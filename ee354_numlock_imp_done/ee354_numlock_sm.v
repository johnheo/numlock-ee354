==> flow/design.v <==
`timescale 1ns / 1ps
module ee354_numlock_sm(clk, reset, U, Z,
						q_I, q_Opening, q_G1011, q_G1011get, q_G101, q_G101get, 
						q_G10, q_G10get, q_G1, q_G1get, q_Bad, Unlock);
	input clk,reset,U,Z;
	output q_I, q_Opening, q_G1011, q_G1011get, q_G101, q_G101get, q_G10, q_G10get, q_G1, q_G1get, q_Bad, Unlock;
	reg [10:0] state;
	assign {q_Bad, q_Opening, q_G1011, q_G1011get, q_G101, q_G101get, q_G10, q_G10get, q_G1, q_G1get, q_I} = state;
	localparam 
		QI			=11'b00000000001,
		QG1GET		=11'b00000000010,
		QG1			=11'b00000000100,
		QG10get		=11'b00000001000,
		QG10		=11'b00000010000,
		QG101get	=11'b00000100000,
		QG101		=11'b00001000000,
		QG1011get	=11'b00010000000,
		QG1011		=11'b00100000000,
		QOpening	=11'b01000000000,
		QBad		=11'b10000000000,
		UNK			=11'bXXXXXXXXXXX;
	assign Unlock=q_Opening;
	reg [3:0] Timerout_count;
	wire Timerout;
	assign Timerout = (Timerout_count[3]) & (Timerout_count[2]) & (Timerout_count[1]) & (Timerout_count[0]);
	always @ (posedge clk, posedge reset)
	begin : TIMEROUT_COUNT
		if(reset)
			Timerout_count <= 0;
		else 
			if(state == QOpening)
				Timerout_count <= Timerout_count + 1;
			else
				Timerout_count <= 0;
	end
	always @ (posedge clk, posedge reset)
	begin
		if(reset)
			state<=QI;
		else
		begin
			case(state)
				QI:
					if(U==1 && Z==0)
						state<=QG1GET;
				QG1GET:
					if(U==0)
						state<=QG1;
				QG1:
					if(U==0 && Z==1)
						state<=QG10get;
					else if(U==1)
						state<=QBad;
				QG10get:
					if(Z==0)
						state<=QG10;
				QG10:
					if(U==1 && Z==0)
						state<=QG101get;
					else if(Z==1)
						state<=QBad;
				QG101get:
					if(U==0)
						state<=QG101;
				QG101:
				   if(U==1 && Z==0)
						state<=QG1011get;
					else if(Z==1)
						state<=QBad;
				QG1011get:
				    if(U==0)
				        state<=QG1011;
				QG1011:
					state<=QOpening;
				QOpening:
					if(Timerout)
						state<=QI;
				QBad:
					if(U==0 && Z==0)
						state<=QI;
				default:	state <= UNK;
			endcase
		end
	end
endmodule
-- From RTL to reports: ee354_numlock_sm
What the tools print for ee354_numlock_sm, step after step.
Line numbers count from 1 in the design file above.
Operators: Yosys type, input widths -> output width; for muxes data width and select width s.
Library cell names are shortened.
Not given: n/a
- top: ee354_numlock_sm
- clock: clk
- library: sky130hd
- timing corner: tt_025C_1v80

-- Word level
Counts by Yosys on the flattened word-level netlist (proc, flatten, opt, wreduce; memories kept). Register bits leave out memories and registers merged into their read ports (data or address). Print and check cells are left out. Cells with the same type and inputs are merged into one.
- noted eq/ne operators: 19
- add/sub/neg operators at 1
- noted muxes and demuxes: 14
- bitwise operators: 5
- noted reduce/logical cells: 4
- operators with widths (cell ; count):
    $mux 11 ; 12
    $pmux 11 s11 ; 1
    $ne 2x2->1 const B ; 7
    $eq 11x1->1 const B ; 1
    $eq 11x10->1 const B ; 1
    $eq 11x11->1 const B ; 1
    $eq 11x2->1 const B ; 1
    $eq 11x3->1 const B ; 1
    $eq 11x4->1 const B ; 1
    $eq 11x5->1 const B ; 1
    $eq 11x6->1 const B ; 1
    $eq 11x7->1 const B ; 1
    $eq 11x8->1 const B ; 1
    $eq 11x9->1 const B ; 1
    $reduce_and 8->1 ; 1
    $add 4x1->4 const B ; 1
    $mux 4 ; 1
    $and 1x1->1 ; 3
    $logic_and 1x1->1 ; 3
    $ne 3x3->1 const B ; 1
    $not 1->1 ; 2
- noted flip-flop bits (word level): 15
- output and inout bits at 12
- input port bits at 4
- noted elaborated cells: 45

-- Longest topological paths
Depth = most cells in a row (Yosys ltp): at word level without a register or memory, in the mapped netlist without a sequential cell, where the memories' decode and read muxes count.
- noted depth after elaboration: 5
- ABC_AREA: 0
- mapped depth at 6

-- Mapped cells and area
Yosys stat after the flow's synthesis: flattened, memories mapped to cells. It holds for the ABC_AREA given above (unset counts as 0); a run with the other value may have another netlist.
- flip-flops at 15
- noted buffers: 5
- cells in the netlist: 107
- chip area (Yosys): 983.4 um2
- area of sequential cells: 376.6 um2
- cells by type (type ; count ; total area (um2)):
    dfrtp_1 ; 14 ; 350.336
    nor2_1 ; 9 ; 33.782
    nor2b_1 ; 5 ; 31.28
    a21oi_1 ; 6 ; 30.029
    nor3_1 ; 6 ; 30.029
    dfstp_2 ; 1 ; 26.275
    nor4_1 ; 4 ; 25.024
    nor4_2 ; 2 ; 25.024
    mux2_1 ; 2 ; 22.522
    mux2i_1 ; 2 ; 20.019
    nand3_1 ; 4 ; 20.019
    o21ai_0 ; 4 ; 20.019
    and3_1 ; 3 ; 18.768
    nand2b_1 ; 3 ; 18.768
    a32oi_1 ; 2 ; 17.517
    xnor2_1 ; 2 ; 17.517
    xor2_1 ; 2 ; 17.517
    inv_1 ; 4 ; 15.014
Other cell types: 26; their cells: 32.

-- Worst setup path after synthesis
OpenSTA on the mapped netlist: ideal clock, no wires. The path of least setup slack (recovery checks aside). Input and output delay are each 20% of the period. Register names are those of the netlist, which keeps one name where synthesis merged equal registers.
- path kind: register to register
- start: register state[6]
- end: register state[2]
- buffers on the path: 0
- library setup time: 128 ps
- setup slack: -87 ps
- launch time at the first pin at 0 ps
- delay of the path at 2127 ps
- noted data arrival time: 1999 ps
- noted driving pins on the path: 6
- period at 2040 ps
- data required time: 1912 ps
- period reached after synthesis: 2127 ps
"delay of the path" is the arrival time less input delay plus setup time.
"driving pins on the path": output pins that drive a net of the path, with the launching flip-flop's if there is one; two outputs of one cell count as two.
"period reached after synthesis" = period - worst setup slack (recovery checks aside). The figure is calculated, with input and output delays left at 20% of the set period.
The rows between start and end are the longest chain of elaborated cells between them; the timing report does not say that the signal goes this way. Where chains are equally long, one stands for them.
Each line given opens the expression or statement behind the cell; cells for indexed reads and writes are added by Yosys, which also makes memories of some case tables.
A register here has more assigning lines than the two given.
- cells stage by stage: dfrtp_1 -> or4_4 -> nor4_2 -> a32o_2 -> a21oi_2 -> mux2_1
- length of the longest elaborated chain: 3
- noted elaborated cells between the ends (all ways): 21
- RTL lines, path after synthesis (what ; line ; RTL):
    start, declared ; 7 ; reg [10:0] state;
    start, assigned ; 51 ; state<=QG10get;
    start, assigned ; 53 ; state<=QBad;
    $eq 11x11->1 ; 42 ; case(state)
    $ne 2x2->1 ; n/a ;
    $reduce_and 8->1 ; n/a ;
    end, assigned ; 51 ;
    end, assigned ; 53 ;
    end, declared ; 7 ;

-- Timing after layout
From the final timing report of flow run A: the path of least setup slack in the routed layout; clock arrival at registers is part of the times.
The path's times are printed in steps of 10 ps; the period is the one set.
- path kind: register to register
- start: register state[1]
- end: register Timerout_count[0]
- data required time: 1740 ps
- noted data arrival time: 2160 ps
- launch time at the first pin at 250 ps
- setup slack: -420 ps
- buffers on the path: 0
- library setup time: 70 ps
- period at 1560 ps
- noted driving pins on the path: 5
The rows between start and end are the longest chain of elaborated cells between them; the timing report does not say that the signal goes this way. Where chains are equally long, one stands for them.
A register here has more assigning lines than the two given.
- cells stage by stage: dfrtp_2 -> or4_4 -> or3_4 -> or3b_4 -> nor2_1
- length of the longest elaborated chain: 2
- noted elaborated cells between the ends (all ways): 2
- RTL lines, path post-layout (what ; line ; RTL):
    start, declared ; 7 ; reg [10:0] state;
    start, assigned ; 51 ; state<=QG10get;
    start, assigned ; 53 ; state<=QBad;
    $eq 11x10->1 ; 31 ; if(state == QOpening)
    $mux 4 ; 31 ;
    end, assigned ; 29 ; Timerout_count <= 0;
    end, assigned ; 32 ; Timerout_count <= Timerout_count + 1;
    end, declared ; 23 ; reg [3:0] Timerout_count;

Module ee354_numlock_sm, platform sky130hd: 2 stored runs of the flow (Yosys, OpenROAD) with differing settings, in no particular order. Input and output delays are each 20% of the period that was set; the output load is 0.01 pF.
"total power of the final layout" is the tool's figure for a default switching activity; nothing was simulated.

Flow run A

==> flow/run.sh <==
#!/bin/bash
# the make line also repeats the synthesis and layout settings of config.mk as NAME=value (left out here)
make -C /OpenROAD-flow-scripts/flow DESIGN_CONFIG=/design/flow/config.mk WORK_HOME=/design/flow/orfs CLKGATE_MAP_FILE= finish
==> flow/config.mk <==
export PLATFORM = sky130hd
export DESIGN_NAME = ee354_numlock_sm
export DESIGN_NICKNAME = ee354_numlock_sm
export VERILOG_FILES = /design/flow/design.v
export SDC_FILE = /design/flow/constraint.sdc
export NUM_CORES = 4
export LEC_CHECK = 0
export CAP_MARGIN = 20
export CELL_PAD_IN_SITES_GLOBAL_PLACEMENT = 3
export CORE_MARGIN = 2
export CORE_UTILIZATION = 26
export PLACE_DENSITY = 0.44
export SETUP_SLACK_MARGIN = 0.27
export SLEW_MARGIN = 10
==> flow/constraint.sdc <==
create_clock -name core_clock -period 1.56 [get_ports {clk}]
set_input_delay 0.3120 -clock core_clock [delete_from_list [all_inputs] [get_ports {clk}]]
set_output_delay 0.3120 -clock core_clock [all_outputs]
set_load 0.01 [all_outputs]

Measured in flow run A:
- chip area in the Yosys report at 983.4 um2
- total power of the final layout: 2.380 mW
- setup slack of the worst path at -416 ps
- die size: 4290.2 um2
- noted the utilization after routing: 48.0%

Flow run B

==> flow/run.sh <==
#!/bin/bash
# the make line also repeats the synthesis and layout settings of config.mk as NAME=value (left out here)
make -C /OpenROAD-flow-scripts/flow DESIGN_CONFIG=/design/flow/config.mk WORK_HOME=/design/flow/orfs CLKGATE_MAP_FILE= finish
==> flow/config.mk <==
export PLATFORM = sky130hd
export DESIGN_NAME = ee354_numlock_sm
export DESIGN_NICKNAME = ee354_numlock_sm
export VERILOG_FILES = /design/flow/design.v
export SDC_FILE = /design/flow/constraint.sdc
export NUM_CORES = 4
export LEC_CHECK = 0
export CAP_MARGIN = 20
export CORE_MARGIN = 2
export CORE_UTILIZATION = 40
export SLEW_MARGIN = 20
==> flow/constraint.sdc <==
create_clock -name core_clock -period 3.05 [get_ports {clk}]
set_input_delay 0.6100 -clock core_clock [delete_from_list [all_inputs] [get_ports {clk}]]
set_output_delay 0.6100 -clock core_clock [all_outputs]
set_load 0.01 [all_outputs]

Measured in flow run B:
- chip area in the Yosys report at 983.4 um2
- total power of the final layout: 0.7284 mW
- setup slack of the worst path at 700 ps
- die size: 2871.3 um2
- noted the utilization after routing: 51.8%
